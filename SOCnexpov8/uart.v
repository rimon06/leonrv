==> flow/design.v <==
module BaudClock #(parameter BAUD=115200)
  (
    input clk,
    input clk_ena,
    output clk_out
  );
  localparam BAUDRATE = (BAUD==115200) ? 104 :  
                        (BAUD==57600)  ? 208  :  
                        (BAUD==38400)  ? 313  :  
                        (BAUD==19200)  ? 625  :  
                        (BAUD==9600)   ? 1250   :  
                        (BAUD==4800)   ? 2500   :  
                        (BAUD==2400)   ? 5000   :  
                        (BAUD==1200)   ? 10000   :  
                        (BAUD==600)    ? 20000    :  
                        (BAUD==300)    ? 40000    :  
                        104 ;   
  localparam N = $clog2(BAUDRATE);
  reg [N-1:0] divcounter = 0;
  wire reset = clk_out | (!clk_ena);
  always @(posedge clk)
    if (reset)
      divcounter <= 0;
    else
      divcounter <= divcounter + 1;
  wire clk_out = (divcounter == BAUDRATE-1);
endmodule
module serialTX #(parameter BAUD=115200)
  ( input clk,
    input [7:0] data,
    input txmit,
    output TX,
    output busy,
    output done
  );
  reg state = 0;
  wire shift;
  BaudClock #(BAUD) bclk (
    .clk(clk),
    .clk_ena(state),
    .clk_out(shift));
  reg q_re = 0;
  wire txmit_tic;
  always @(posedge clk)  q_re <= txmit;
  assign txmit_tic = (~q_re & txmit); 
  always @(posedge clk)
    if (txmit)  
      state <= 1'b1;
    else if (ov)  
      state <= 1'b0;
  reg [8:0] q = 9'h1FF;  
  always @(posedge clk)
    if (txmit_tic)  
      q <= {data, 1'b0};    
    else if (shift)  
      q <= {1'b1, q[8:1]};
  reg TX = 1;
  always @(posedge clk)
    TX <= q[0];  
  reg [3:0] bits = 0;
  always @(posedge clk)
    if (ov)  
      bits <= 2'b00;
    else if (shift)
      bits <= bits + 1;
  wire ov = (bits == 10);    
  assign busy = state;
  reg done=0;
  always @(posedge clk)
    done <= ov;
endmodule
module serialRX #(parameter BAUD=115200)(
  input clk,
  input RX,
  output [7:0] data,
  output busy,
  output rcv
  );
  localparam BAUDRATE = (BAUD==115200) ? 104 :  
                        (BAUD==57600)  ? 208  :  
                        (BAUD==38400)  ? 313  :  
                        (BAUD==19200)  ? 625  :  
                        (BAUD==9600)   ? 1250   :  
                        (BAUD==4800)   ? 2500   :  
                        (BAUD==2400)   ? 5000   :  
                        (BAUD==1200)   ? 10000   :  
                        (BAUD==600)    ? 20000    :  
                        (BAUD==300)    ? 40000    :  
                        104 ;   
  localparam N = $clog2(BAUDRATE);
  reg d1;
  reg din;
  always @(posedge clk)
   d1 <= RX;
  always @(posedge clk)
    din <= d1;
  reg q_t0 = 0;
  always @(posedge clk)
    q_t0 <= din;
  wire din_fe = (q_t0 & ~din);  
  reg state = 0;
  wire rst_state;
  always @(posedge clk)
    if (din_fe)
      state <= 1'b1;
    else if (rst_state)  
      state<=1'b0;
  localparam BAUD2 = (BAUDRATE >> 1);
  reg [N-1: 0] div2counter = 0;  
  always @(posedge clk)
    if (state) begin   
      if (div2counter < BAUD2)  
        div2counter <= div2counter + 1;
    end else
      div2counter <= 0;
  wire ena2 = (div2counter == BAUD2);
  wire bit_tic;
  BaudClock #(BAUD) bclk (
    .clk(clk),
    .clk_ena(ena2),
    .clk_out(bit_tic));
  reg [8:0] sr = 0;
  always @(posedge clk) 
    if (bit_tic & state)
      sr <= {din, sr[8:1]};
  reg [4:0] cont = 0;
  always @(posedge clk)
    if ((state==0)| fin)
      cont <= 0;
    else
      if (bit_tic)   
        cont <= cont + 1;
  wire fin = (cont == 9);
  assign rst_state = fin;
  reg data = 0;
  always @(posedge clk)
    if (fin)
      data <= sr[7:0];
  reg rcv = 0;
  always @(posedge clk)
    rcv <= fin;
  assign busy = state;
endmodule
Step by step through the tools: serialRX
Tool output for the design above, in the order of the flow.
Lines are those of the file above, counted from 1.
Cell names lack the library's common part.
Not given: n/a
Inputs
  design top: serialRX
  clock: clk
  standard-cell library: sky130hd
  timing corner: tt_025C_1v80

Elaborated design
Counts by Yosys on the flattened word-level netlist (proc, flatten, opt, wreduce; memories kept). Register bits leave out memories and registers merged into their read ports (data or address); mux counts leave out enables and synchronous resets folded into registers. Print and check cells are left out. Cells with the same type and inputs are merged into one.
Operators by class
  reduce/logical cells: 1
  equal/unequal tests: 3
  add/sub/neg operators: 3
  order comparisons: 1
  bitwise logic cells: 6
Operator list (number)
  7-bit by 1-bit adder with 7-bit output with constant B: 2
  7-bit by 6-bit < comparator with 1-bit output with constant B: 1
  7-bit by 6-bit == test with 1-bit output with constant B: 1
  7-bit == test with constant B: 1
  5-bit by 1-bit adder with 5-bit output with constant B: 1
  5-bit by 4-bit == test with 1-bit output with constant B: 1
  1-bit bitwise AND: 2
  1-bit OR: 2
  1-bit inverter: 2
  1-bit zero test: 1
Storage and ports
  output and inout bits: 10
  bits in registers: 41
  word-level cells: 24

Depth
Yosys ltp: most cells in a row. Word level: on the elaborated netlist, between registers, memories and ports. Mapped: between sequential cells and ports; inverters and the memories' decode and read muxes count.
Depth
  depth after elaboration: 3
  ABC_AREA: 0
  depth in mapped cells: 5
  mapped depth without buffers: 5

After synthesis
Yosys stat after the flow's synthesis: flattened, memories mapped to cells. It holds for the ABC_AREA given above (unset counts as 0); a run with the other value may have another netlist.
Cells by type (number)
  edfxtp_1: 17
  dfxtp_1: 24
  ha_1: 5
  nand3_1: 9
  a21oi_1: 6
  inv_1: 8
  o21ai_0: 6
  a211oi_1: 3
  o31ai_1: 3
  or4_1: 3
  mux2i_1: 2
  nor3_1: 4
  nor4bb_1: 2
  nand2b_1: 3
  nor2_1: 5
  xor2_1: 2
  a31oi_1: 2
  nor2b_1: 2
Other cell types: 17; their cells: 19.
Synthesis totals
  mapped flip-flops: 41
  cell count: 125
  buffer cells: 2
  synthesis area: 1535.2 um^2
The figures by module come from a second, unflattened synthesis with its own total; it is not the netlist above.
Unflattened totals
  cells (unflattened synthesis): 123
  area total of the unflattened synthesis: 1561.5 um^2
Each row is one instance without its submodules.
By module
  serialRX: instances 1, cells 90, area 1261.2 um^2
  BaudClock (BAUD=115200): instances 1, cells 33, area 300.3 um^2

Worst setup path after synthesis
Path of least setup slack by OpenSTA after synthesis, without wires, with an ideal clock, recovery checks aside; 20% of the period is set as input and as output delay. Where synthesis merged equal registers, the netlist keeps one of their names.
Timing post-synthesis
  path type: register -> register
  from: register bclk.divcounter[0]
  to: register sr[0]
  clock period: 2.74 ns
  path delay: 1.933 ns
  data required time: 2.353 ns
  data arrival time: 1.546 ns
  slack: 0.808 ns
  stages: 5
  setup time: 0.387 ns
  synthesis period reached: 1.932 ns
"path delay" is the arrival time less input delay plus setup time.
"stages" counts driving pins, that of a launching flip-flop among them; a cell with two outputs on the path counts twice.
"synthesis period reached" = period - worst setup slack (recovery checks aside). The figure is calculated, with input and output delays left at 20% of the set period.
Between the ends stands the longest chain of elaborated cells between them, by number of cells; it is not shown to be the way that was timed. Of several equally long chains one is given.
Each line given opens the expression or statement behind the cell; cells for indexed reads and writes are added by Yosys, which also makes memories of some case tables.
On the way, post-synthesis
  cell sequence: dfxtp_1 > ha_1 > nand3_1 > clkbuf_1 > nor3_1
  cells in the longest elaborated chain: 2
Ends and longest elaborated chain, post-synthesis
  from (decl): RTL line 19  | reg [N-1:0] divcounter = 0;
  from (assign): RTL line 23  | divcounter <= 0;
  from (assign): RTL line 25  | divcounter <= divcounter + 1;
  7-bit == test: RTL line 26  | wire clk_out = (divcounter == BAUDRATE-1);
  1-bit bitwise AND: RTL line 124  | if (bit_tic & state)
  to (assign): RTL line 125  | sr <= {din, sr[8:1]};
  to (decl): RTL line 122  | reg [8:0] sr = 0;

Path in the finished layout
From the final timing report of run A: the path of least setup slack in the routed layout; clock arrival at registers is part of the times.
Timing after layout
  path type: register -> output
  from: register state
  to: output busy
  output delay: 0.75 ns
  clock period: 3.73 ns
  data required time: 2.98 ns
  data arrival time: 1.35 ns
  stages: 2
  slack: 1.64 ns
On the way, after layout
  cell sequence: dfxtp_1 > clkdlybuf4s50_1
  cells in the longest elaborated chain: 0
Ends and longest elaborated chain, after layout
  from (decl): RTL line 101  | reg state = 0;
  from (assign): RTL line 105  | state <= 1'b1;
  from (assign): RTL line 107  | state<=1'b0;
  to (decl): RTL line 76  | output busy,

Wiki page: serialRX / flow data

2 stored runs of serialRX in the flow (synthesis by Yosys, layout by OpenROAD, sky130hd cells), in arbitrary order. Constraints: input delay and output delay 20% of the set period each, output load 0.01 pF.
"achieved clock period (ns)" means the clock period less the worst setup slack. The figure is calculated, with input and output delays left at 20% of the set period.
"finish__power__total" rests on the timing tool's default activity at the inputs, not on a simulated workload.

Flow files of run A
==> flow/run.sh <==
#!/bin/bash
# the make line also repeats the synthesis and layout settings of config.mk as NAME=value (left out here)
make -C /OpenROAD-flow-scripts/flow DESIGN_CONFIG=/design/flow/config.mk WORK_HOME=/design/flow/orfs CLKGATE_MAP_FILE= finish
==> flow/config.mk <==
export PLATFORM = sky130hd
export DESIGN_NAME = serialRX
export DESIGN_NICKNAME = serialRX
export VERILOG_FILES = /design/flow/design.v
export SDC_FILE = /design/flow/constraint.sdc
export NUM_CORES = 4
export LEC_CHECK = 0
export CAP_MARGIN = 25
export CORE_MARGIN = 8
export CORE_UTILIZATION = 42
export GPL_ROUTABILITY_DRIVEN = 1
export GPL_TIMING_DRIVEN = 0
export MIN_ROUTING_LAYER = met1
export PLACE_DENSITY_LB_ADDON = 0.28
export SETUP_SLACK_MARGIN = 0.53
export SLEW_MARGIN = 20
export TNS_END_PERCENT = 75
==> flow/constraint.sdc <==
create_clock -name core_clock -period 3.73 [get_ports {clk}]
set_input_delay 0.7460 -clock core_clock [delete_from_list [all_inputs] [get_ports {clk}]]
set_output_delay 0.7460 -clock core_clock [all_outputs]
set_load 0.01 [all_outputs]

report of run A
yosys chip area after synthesis (um^2): 1535.2
finish__design__die__area: 5846.1
finish__design__instance__area__stdcell: 1793.0
finish__design__instance__utilization: 0.5010
finish__timing__setup__ws: 1.635
finish__power__total: 7.367e-04
achieved clock period (ns): 2.095

Flow files of run B
==> flow/run.sh <==
#!/bin/bash
# the make line also repeats the synthesis and layout settings of config.mk as NAME=value (left out here)
make -C /OpenROAD-flow-scripts/flow DESIGN_CONFIG=/design/flow/config.mk WORK_HOME=/design/flow/orfs CLKGATE_MAP_FILE= finish
==> flow/config.mk <==
export PLATFORM = sky130hd
export DESIGN_NAME = serialRX
export DESIGN_NICKNAME = serialRX
export VERILOG_FILES = /design/flow/design.v
export SDC_FILE = /design/flow/constraint.sdc
export NUM_CORES = 4
export LEC_CHECK = 0
export CAP_MARGIN = 20
export CORE_MARGIN = 2
export CORE_UTILIZATION = 57
export SLEW_MARGIN = 20
==> flow/constraint.sdc <==
create_clock -name core_clock -period 2.09 [get_ports {clk}]
set_input_delay 0.4180 -clock core_clock [delete_from_list [all_inputs] [get_ports {clk}]]
set_output_delay 0.4180 -clock core_clock [all_outputs]
set_load 0.01 [all_outputs]

report of run B
yosys chip area after synthesis (um^2): 1535.2
finish__design__die__area: 3124.2
finish__design__instance__area__stdcell: 1766.7
finish__design__instance__utilization: 0.7004
finish__timing__setup__ws: 0.248
finish__power__total: 1.347e-03
achieved clock period (ns): 1.842
