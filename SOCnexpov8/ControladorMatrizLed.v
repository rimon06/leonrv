==> flow/design.v <==
module ControladorMatrizLed #(parameter PWM = 10'd100) (
  input clk12Mhz,
  input rst, 
  input [7:0] leds1,    
  input [7:0] leds2,
  input [7:0] leds3,
  input [7:0] leds4,
  output [7:0] leds, 
  output [3:0] lcol
);
  reg [9:0] pwm = PWM; 
  reg [11:0] timer = 12'b0;
  always @(posedge clk12Mhz)
    if (rst)
      timer = 12'b0;
    else
      timer = timer+1;
  reg [3:0] act_row;  
  reg [7:0] row;  
  assign leds = row;
  assign lcol = act_row;
  wire act;
  assign act = (timer[9:0] <= pwm);  
  always @(posedge clk12Mhz) begin
    if (act & !rst) begin  
      case (timer[11:10])
          2'b00: begin
              act_row <= 4'b1110;
              row <= ~leds1;
          end
          2'b01: begin
              act_row <= 4'b1101;
              row <= ~leds2;
          end
          2'b10: begin
              act_row <= 4'b1011;
              row <= ~leds3;
          end
          2'b11: begin
              act_row <= 4'b0111;
              row <= ~leds4;
          end
      endcase
    end else begin
      act_row <= 4'b1111;
      row <= 8'b1111_1111;
    end
  end
endmodule
# ---- Reports on ControladorMatrizLed
# The steps from the RTL of ControladorMatrizLed to its reports follow in flow order.
# Line numbers count from 1 in the design file above.
# Operators: Yosys type, input widths -> output width; for muxes data width and select width s.
# Library cell names are shortened.
# The mark - stands for no value.
dict set report setup {
  top {ControladorMatrizLed}
  clock_port {clk12Mhz}
  cell_library {sky130hd}
  pvt_corner {tt_025C_1v80}
}

# ---- Word level
# Yosys after proc, flatten, opt, wreduce and memory -nomap, before mapping. Enables and synchronous resets that opt folds into registers are not counted as muxes. Memory bits, and registers merged into a memory's read port (data or address), are not among the register bits. Print and check cells are not counted. Equal cells are merged and count once.
dict set report word_totals {
  ff_bits 24
  output_inout_bits 12
}
dict set report op_classes {
  reduce_logical 2
  addsub 1
  n_eq 3
  mux 2
  n_logic 5
  n_cmp 1
}
# cell n
set ops {}
lappend ops {{$not 8->8} 4}
lappend ops {{$pmux 8 s4} 1}
lappend ops {{$pmux 4 s4} 1}
lappend ops {{$add 12x1->12 const B} 1}
lappend ops {{$le 10x7->1 const B} 1}
lappend ops {{$eq 2x2->1 const B} 2}
lappend ops {{$eq 2x1->1 const B} 1}
lappend ops {{$logic_not 2->1} 1}
lappend ops {{$and 1x1->1} 1}
lappend ops {{$logic_not 1->1} 1}

# ---- Logic depth
# Depth = most cells in a row (Yosys ltp): at word level without a register or memory, in the mapped netlist without a sequential cell, where the memories' decode and read muxes count.
dict set report depth {
  word_depth 2
  ABC_AREA 0
  depth_mapped 6
}

# ---- Synthesis result
# The flow's flattened synthesis, as Yosys stat reports it; memories are mapped. The netlist is that of the ABC_AREA named above (0 if unset); the other value can give another one.
# type n type_area_um2
set types {}
lappend types {dfxtp_1 24 480.461}
lappend types {mux4_2 8 180.173}
lappend types {nand3_1 12 60.058}
lappend types {a21oi_1 6 30.029}
lappend types {o31ai_1 4 30.029}
lappend types {or4_1 4 30.029}
lappend types {ha_1 2 25.024}
lappend types {nand4_1 3 18.768}
lappend types {nor2_1 5 18.768}
lappend types {nor2b_1 3 18.768}
lappend types {nand4b_1 2 17.517}
lappend types {xor2_1 2 17.517}
lappend types {buf_2 3 15.014}
lappend types {clkbuf_1 4 15.014}
lappend types {inv_1 4 15.014}
lappend types {nor4_1 2 12.512}
lappend types {or3_1 2 12.512}
lappend types {mux2_2 1 11.261}
# Not listed: further types 4, cells in them 7.
dict set report mapped {
  n_buf 7
  mapped_cells 98
  synth_area_mm2 0.0010473
  seq_area_mm2 0.0004805
  ff_cells 24
}

# ---- Path before layout
# Path of least setup slack by OpenSTA after synthesis, without wires, with an ideal clock, recovery checks aside; 20% of the period is set as input and as output delay. Where synthesis merged equal registers, the netlist keeps one of their names.
dict set report synth_path {
  path_type {register to register}
  from {register timer[0]}
  to {register act_row[3]}
  path_slack_ns 0.544
  setup_time_ns 0.142
  delay_ns 1.386
  driving_pins 7
  arrival_ns 1.244
  clock_period_ns 1.93
  period_less_setup_slack_ns 1.386
}
# "delay_ns" = arrival - input delay + setup time.
# "driving_pins": output pins that drive a net of the path, with the launching flip-flop's if there is one; two outputs of one cell count as two.
# "period_less_setup_slack_ns" is the clock period less the worst setup slack; recovery checks do not enter. This is arithmetic on one report: input and output delays are still those of the set period (20% each).
# The rows between start and end are the longest chain of elaborated cells between them; the timing report does not say that the signal goes this way. Where chains are equally long, one stands for them.
# Each line given opens the expression or statement behind the cell; cells for indexed reads and writes are added by Yosys, which also makes memories of some case tables.
# At most two assigning lines are given for a register; there are more.
dict set report synth_via {
  path_cell_list {dfxtp_1 inv_1 ha_1 nor2b_1 o311ai_1 clkbuf_1 nand4_1}
  elab_chain_len 2
  cells_between 2
  cone_lines 2
  classes_between {1 x compare; 1 x logic}
}
# item line
set synth_rtl {}
lappend synth_rtl {{start, declared} 12} ;# reg [11:0] timer = 12'b0;
lappend synth_rtl {{start, assigned} 15} ;# timer = 12'b0;
lappend synth_rtl {{start, assigned} 17} ;# timer = timer+1;
lappend synth_rtl {{$le 10x7->1} 23} ;# assign act = (timer[9:0] <= pwm);
lappend synth_rtl {{$and 1x1->1} 25} ;# if (act & !rst) begin
lappend synth_rtl {{end, assigned} 28} ;# act_row <= 4'b1110;
lappend synth_rtl {{end, assigned} 32} ;# act_row <= 4'b1101;
lappend synth_rtl {{end, declared} 18} ;# reg [3:0] act_row;

# ---- Timing after layout
# Path of least setup slack in the final report of flow run A (OpenROAD, finished layout, wires in). Where an end is a register, its clock arrival counts in the times.
dict set report layout_path {
  path_type {register to output}
  from {register act_row[2]}
  to {output port lcol[2]}
  clock_period_ns 2.69
  driving_pins 2
  arrival_ns 1.19
  path_slack_ns 0.96
}
# At most two assigning lines are given for a register; there are more.
dict set report layout_via {
  path_cell_list {dfxtp_1 clkdlybuf4s50_1}
  elab_chain_len 0
  cells_between 0
  cone_lines 0
}
# item line
set layout_rtl {}
lappend layout_rtl {{start, declared} 18} ;# reg [3:0] act_row;
lappend layout_rtl {{start, assigned} 28} ;# act_row <= 4'b1110;
lappend layout_rtl {{start, assigned} 32} ;# act_row <= 4'b1101;
lappend layout_rtl {{end, declared} 9} ;# output [3:0] lcol

; Module ControladorMatrizLed, platform sky130hd: 2 stored runs of the flow (Yosys, OpenROAD) with differing settings, in no particular order. Input and output delays are each 20% of the period that was set; the output load is 0.01 pF.
; "timing.achieved_period_ns": clock period set for the run, less the worst setup slack. It is reckoned from that one timing run; input and output delays stay at 20% of the period that was set.
; "fin_power_w": no workload was simulated; the value follows from the tool's default switching activity.

[flow run A: settings]
period_ns = 2.69
CORE_UTILIZATION = 52
PLACE_DENSITY = 0.79
CORE_ASPECT_RATIO = 0.71
CELL_PAD_IN_SITES_DETAIL_PLACEMENT = 0
TNS_END_PERCENT = 25
GPL_ROUTABILITY_DRIVEN = 1
CTS_CLUSTER_SIZE = 18
CTS_CLUSTER_DIAMETER = 166
CAP_MARGIN = 40
CORE_MARGIN = 2
SLEW_MARGIN = 20
[flow run A: results]
timing.setup.ws_ns = 0.960
final_die_area_mm2 = 0.0023943
hold_ws_ns = 0.476
layout_stdcell_area_mm2 = 0.0015703
timing.achieved_period_ns = 1.730
yosys_chip_area_mm2 = 0.0010473
fin_power_w = 0.0007262

[flow run B: settings]
period_ns = 1.58
CORE_UTILIZATION = 60
PLACE_DENSITY_LB_ADDON = 0.18
HOLD_SLACK_MARGIN = 0.0
CORE_ASPECT_RATIO = 0.91
CORE_MARGIN = 2
CELL_PAD_IN_SITES_GLOBAL_PLACEMENT = 1
GPL_TIMING_DRIVEN = 1
GPL_ROUTABILITY_DRIVEN = 0
CTS_CLUSTER_SIZE = 58
SLEW_MARGIN = 30
MAX_ROUTING_LAYER = met4
CAP_MARGIN = 20
[flow run B: results]
outcome = did not finish, placement stopped with FLW-0024
