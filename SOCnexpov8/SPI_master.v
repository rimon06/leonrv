==> flow/design.v <==
module SPI_master(
  input clk,
  input rst,
  input start,
  output busy,
  output done,
  input [7:0] D_in,
  output [7:0] D_out,
  input CPOL,     
  input CPHA,     
  input MSBfirst,
  input  MISO,
  output MOSI,
  output SCLK,
  output SS  
);
  reg [1:0] state,nextState;
  localparam S_inicio   = 0;
  localparam S_bajoSCLK = 1;
  localparam S_altoSCLK = 2;
  localparam S_detenido = 3;
  always @(posedge clk)
    if (rst)
      state <= S_inicio;
    else 
      state <= nextState;
  reg shift, load, nextcount, stop_SCKL;
  reg [1:0] div;
  always @(posedge clk)
    if (stop_SCKL)
      div <= 2'b0;
    else  
      div <= div+1;
  wire change = (div[0]==1);
  reg [7:0] SPIBUFF;
  always @(posedge clk) 
    if (load)
      SPIBUFF<=D_in;
    else if (shift) begin
      if (MSBfirst)
        SPIBUFF <= {SPIBUFF[6:0],MISO};
      else
        SPIBUFF <= {MISO,SPIBUFF[7:1]};
    end
  reg [2:0] count=0; 
  always @(posedge clk)
    if (nextcount)
      count<= count+1;
  assign SCLK = div[1] ^ CPOL;  
  assign MOSI = MSBfirst? SPIBUFF[7] : SPIBUFF[0];
  assign SS = (state == S_inicio);  
  assign D_out = SPIBUFF;
  reg done, busy;
  always @(*) begin  
    nextState = state;
    shift = 0; stop_SCKL=1;  load=0; nextcount=0;
    done = 0; busy = 1;
    case (state)
    S_inicio: begin
      busy=0;
      if (start) begin
        nextState = S_bajoSCLK;
        load = 1;  
      end
    end
    S_bajoSCLK: begin
      stop_SCKL=0;
      if (change) begin
        nextState = S_altoSCLK;
        shift = (CPHA && count != 0);  
      end
    end
    S_altoSCLK:begin
      stop_SCKL=0;
      if (change) begin
        nextcount = 1;
        if (count==7)
          nextState = S_detenido;
        else
          nextState = S_bajoSCLK;
        shift = ~CPHA;
      end
    end
    S_detenido: begin
      stop_SCKL=0;
      if (change) begin
        stop_SCKL=1;
        shift = CPHA;  
        nextState = S_inicio;
        done = 1;
      end
    end
    endcase
  end
endmodule
# Tool chain data of SPI_master
# Tool output for the design above, in the order of the flow.
# Line numbers count from 1 in the design file above.
# Operators carry their Yosys type and port widths (W data, S select, Z words).
# Library cell names are shortened.
setup:
  top_module: "SPI_master"
  clock_port: "clk"
  cell_library: "sky130hd"
  lib_corner: "tt_025C_1v80"

# Word-level counts
# Counts by Yosys on the flattened word-level netlist (proc, flatten, opt, wreduce; memories kept). Register bits leave out memories and registers merged into their read ports (data or address). Print and check cells are left out. Cells with the same type and inputs are merged into one.
classes:
  n_reduce_logical: 9
  n_addsub: 2
  mux: 21
  eq_ne: 8
  bitwise: 2
ops:
  columns: ["op", "count"]
  rows:
  - ["$mux W8", 3]
  - ["$mux W2", 5]
  - ["$reduce_or A3 Y1", 3]
  - ["$ne A2 B2 Y1 const B", 4]
  - ["$pmux W2 S4", 1]
  - ["$pmux W1 S2", 4]
  - ["$mux W1", 6]
  - ["$eq A2 B2 Y1 const B", 2]
  - ["$reduce_and A4 Y1", 1]
  - ["$pmux W1 S4", 1]
  - ["$add A3 B1 Y3 const B", 1]
  - ["$eq A3 B3 Y1 const B", 1]
  - ["$reduce_bool A3 Y1", 1]
  - ["$pmux W1 S3", 1]
  - ["$add A2 B1 Y2 const B", 1]
  - ["$eq A2 B1 Y1 const B", 1]
  - ["$logic_not A2 Y1", 1]
  - ["$reduce_bool A2 Y1", 1]
  - ["$reduce_or A2 Y1", 1]
  - ["$xor A1 B1 Y1", 1]
  - ["$logic_and A1 B1 Y1", 1]
  - ["$not A1 Y1", 1]
bits:
  inputBits: 15
  reg_bits: 15
  output_inout_bits: 13
  wordCells: 46

# Depth
# Depth = most cells in a row (Yosys ltp): at word level without a register or memory, in the mapped netlist without a sequential cell, where the memories' decode and read muxes count.
depth:
  depth_word: 6
  ABC_AREA: 0
  depth_mapped: 5
  mapped_depth_nobuf: 5

# After synthesis
# The flow's flattened synthesis, as Yosys stat reports it; memories are mapped. The netlist is that of the ABC_AREA named above (0 if unset); the other value can give another one.
by_type:
  columns: ["cell", "count", "type_area_um2"]
  rows:
  - ["edfxtp_1", 11, 330.317]
  - ["dfxtp_1", 6, 120.115]
  - ["mux2i_1", 10, 100.096]
  - ["o21ai_0", 10, 50.048]
  - ["ha_1", 3, 37.536]
  - ["nand2_1", 8, 30.029]
  - ["nor4b_4", 1, 23.773]
  - ["nor2_1", 5, 18.768]
  - ["nor2b_1", 3, 18.768]
  - ["a21oi_1", 3, 15.014]
  - ["inv_1", 4, 15.014]
  - ["buf_6", 1, 11.261]
  - ["mux2_2", 1, 11.261]
  - ["a211o_1", 1, 8.758]
  - ["a21o_2", 1, 8.758]
  - ["nor4b_1", 1, 8.758]
  - ["xor2_1", 1, 8.758]
  - ["nand3b_1", 1, 7.507]
# Not listed: further types 6, cells in them 6.
synth_totals:
  ff_cells: 17
  sequential_area_um2: 450.4
  buf_cells: 3
  stdcells: 77
  mapped_area_um2: 855.8

# Worst setup path after synthesis
# Path of least setup slack by OpenSTA after synthesis, without wires, with an ideal clock, recovery checks aside; 20% of the period is set as input and as output delay. Where synthesis merged equal registers, the netlist keeps one of their names.
synth_timing:
  kind: "register to register"
  from: "register div[0]"
  to: "register count[0]"
  path_stages: 3
  path_delay_ns: 1.401
  path_slack_ns: 0.149
  setup_time_ns: 0.374
  tclk_ns: 1.55
  arrival_time_ns: 1.027
  t_first_pin_ns: 0.000
  path_buffers: 1
  t_required_ns: 1.176
  synth_period_reached_ns: 1.401
# "path_delay_ns" is the arrival time less input delay plus setup time.
# "path_stages": output pins that drive a net of the path, with the launching flip-flop's if there is one; two outputs of one cell count as two.
# "synth_period_reached_ns" is the clock period less the worst setup slack; recovery checks do not enter. This is arithmetic on one report: input and output delays are still those of the set period (20% each).
# Between the ends stands the longest chain of elaborated cells between them, by number of cells; it is not shown to be the way that was timed. Of several equally long chains one is given.
# Each line given opens the expression or statement behind the cell; cells for indexed reads and writes are added by Yosys, which also makes memories of some case tables.
synth_via:
  path_cell_list: "dfxtp_1 > clkbuf_1 > nor4b_1"
  elab_chain_len: 2
  cells_between: 2
  cone_classes: "2 x mux"
synth_lines:
  columns: ["element", "line_no", "source"]
  rows:
  - ["start, declared", 28, "reg [1:0] div;"]
  - ["start, assigned", 31, "div <= 2'b0;"]
  - ["start, assigned", 33, "div <= div+1;"]
  - ["$mux W1", 75, "if (change) begin"]
  - ["$pmux W1 S2", 58, "case (state)"]
  - ["end, assigned", 48, "count<= count+1;"]
  - ["end, declared", 45, "reg [2:0] count=0;"]

# Timing after layout
# From the final timing report of job 1: the path of least setup slack in the routed layout; clock arrival at registers is part of the times.
layout_timing:
  kind: "register to output"
  from: "register state"
  to: "output busy"
  path_stages: 4
  path_slack_ns: 0.23
  arrival_time_ns: 1.18
  path_buffers: 1
  tclk_ns: 1.77
  t_first_pin_ns: 0.29
  output_delay_ns: 0.35
  t_required_ns: 1.42
# An end named without its bit number is one bit of that signal or, where synthesis recoded a state register, one of its new flip-flops.
layout_via:
  path_cell_list: "dfxtp_4 > nor3_4 > inv_1 > dlygate4sd2_1"
layout_lines:
  columns: ["element", "line_no", "source"]
  rows:
  - ["start, declared", 17, "reg [1:0] state,nextState;"]
  - ["start, assigned", 24, "state <= S_inicio;"]
  - ["start, assigned", 26, "state <= nextState;"]
  - ["end, declared", 5, "output busy,"]
# No chain of elaborated cells between the ends is given.

# Measured data: module SPI_master, platform sky130hd, 2 stored runs of the flow under differing settings, order arbitrary. Input and output delays are each 20% of the period that was set; the output load is 0.01 pF.
runs:
  - name: "job 1"
    settings:
      period_ns: 1.77
      CORE_UTILIZATION: 55
      SETUP_SLACK_MARGIN: 0.19
      PLACE_DENSITY_LB_ADDON: 0.01
      HOLD_SLACK_MARGIN: -0.04
      GPL_TIMING_DRIVEN: 1
      CTS_CLUSTER_SIZE: 17
      CAP_MARGIN: 15
      MIN_ROUTING_LAYER: "met2"
      MAX_ROUTING_LAYER: "met4"
      CORE_MARGIN: 2
      SLEW_MARGIN: 20
    results:
      post_synth_area_um2: 855.8
      die_area_um2: 1887.5
      post_route_stdcell_area_um2: 1199.9
      util_pct: 80.6
      ws_setup_ns: 0.233
      timing.setup.tns_ns: 0.000
      worst_hold_slack_ns: 0.539
  - name: "job 2"
    settings:
      period_ns: 2.17
      CAP_MARGIN: 20
      CORE_MARGIN: 2
      CORE_UTILIZATION: 40
      SLEW_MARGIN: 20
    results:
      post_synth_area_um2: 855.8
      die_area_um2: 2525.6
      post_route_stdcell_area_um2: 1198.7
      util_pct: 60.5
      ws_setup_ns: 0.144
      timing.setup.tns_ns: 0.000
      worst_hold_slack_ns: 0.553
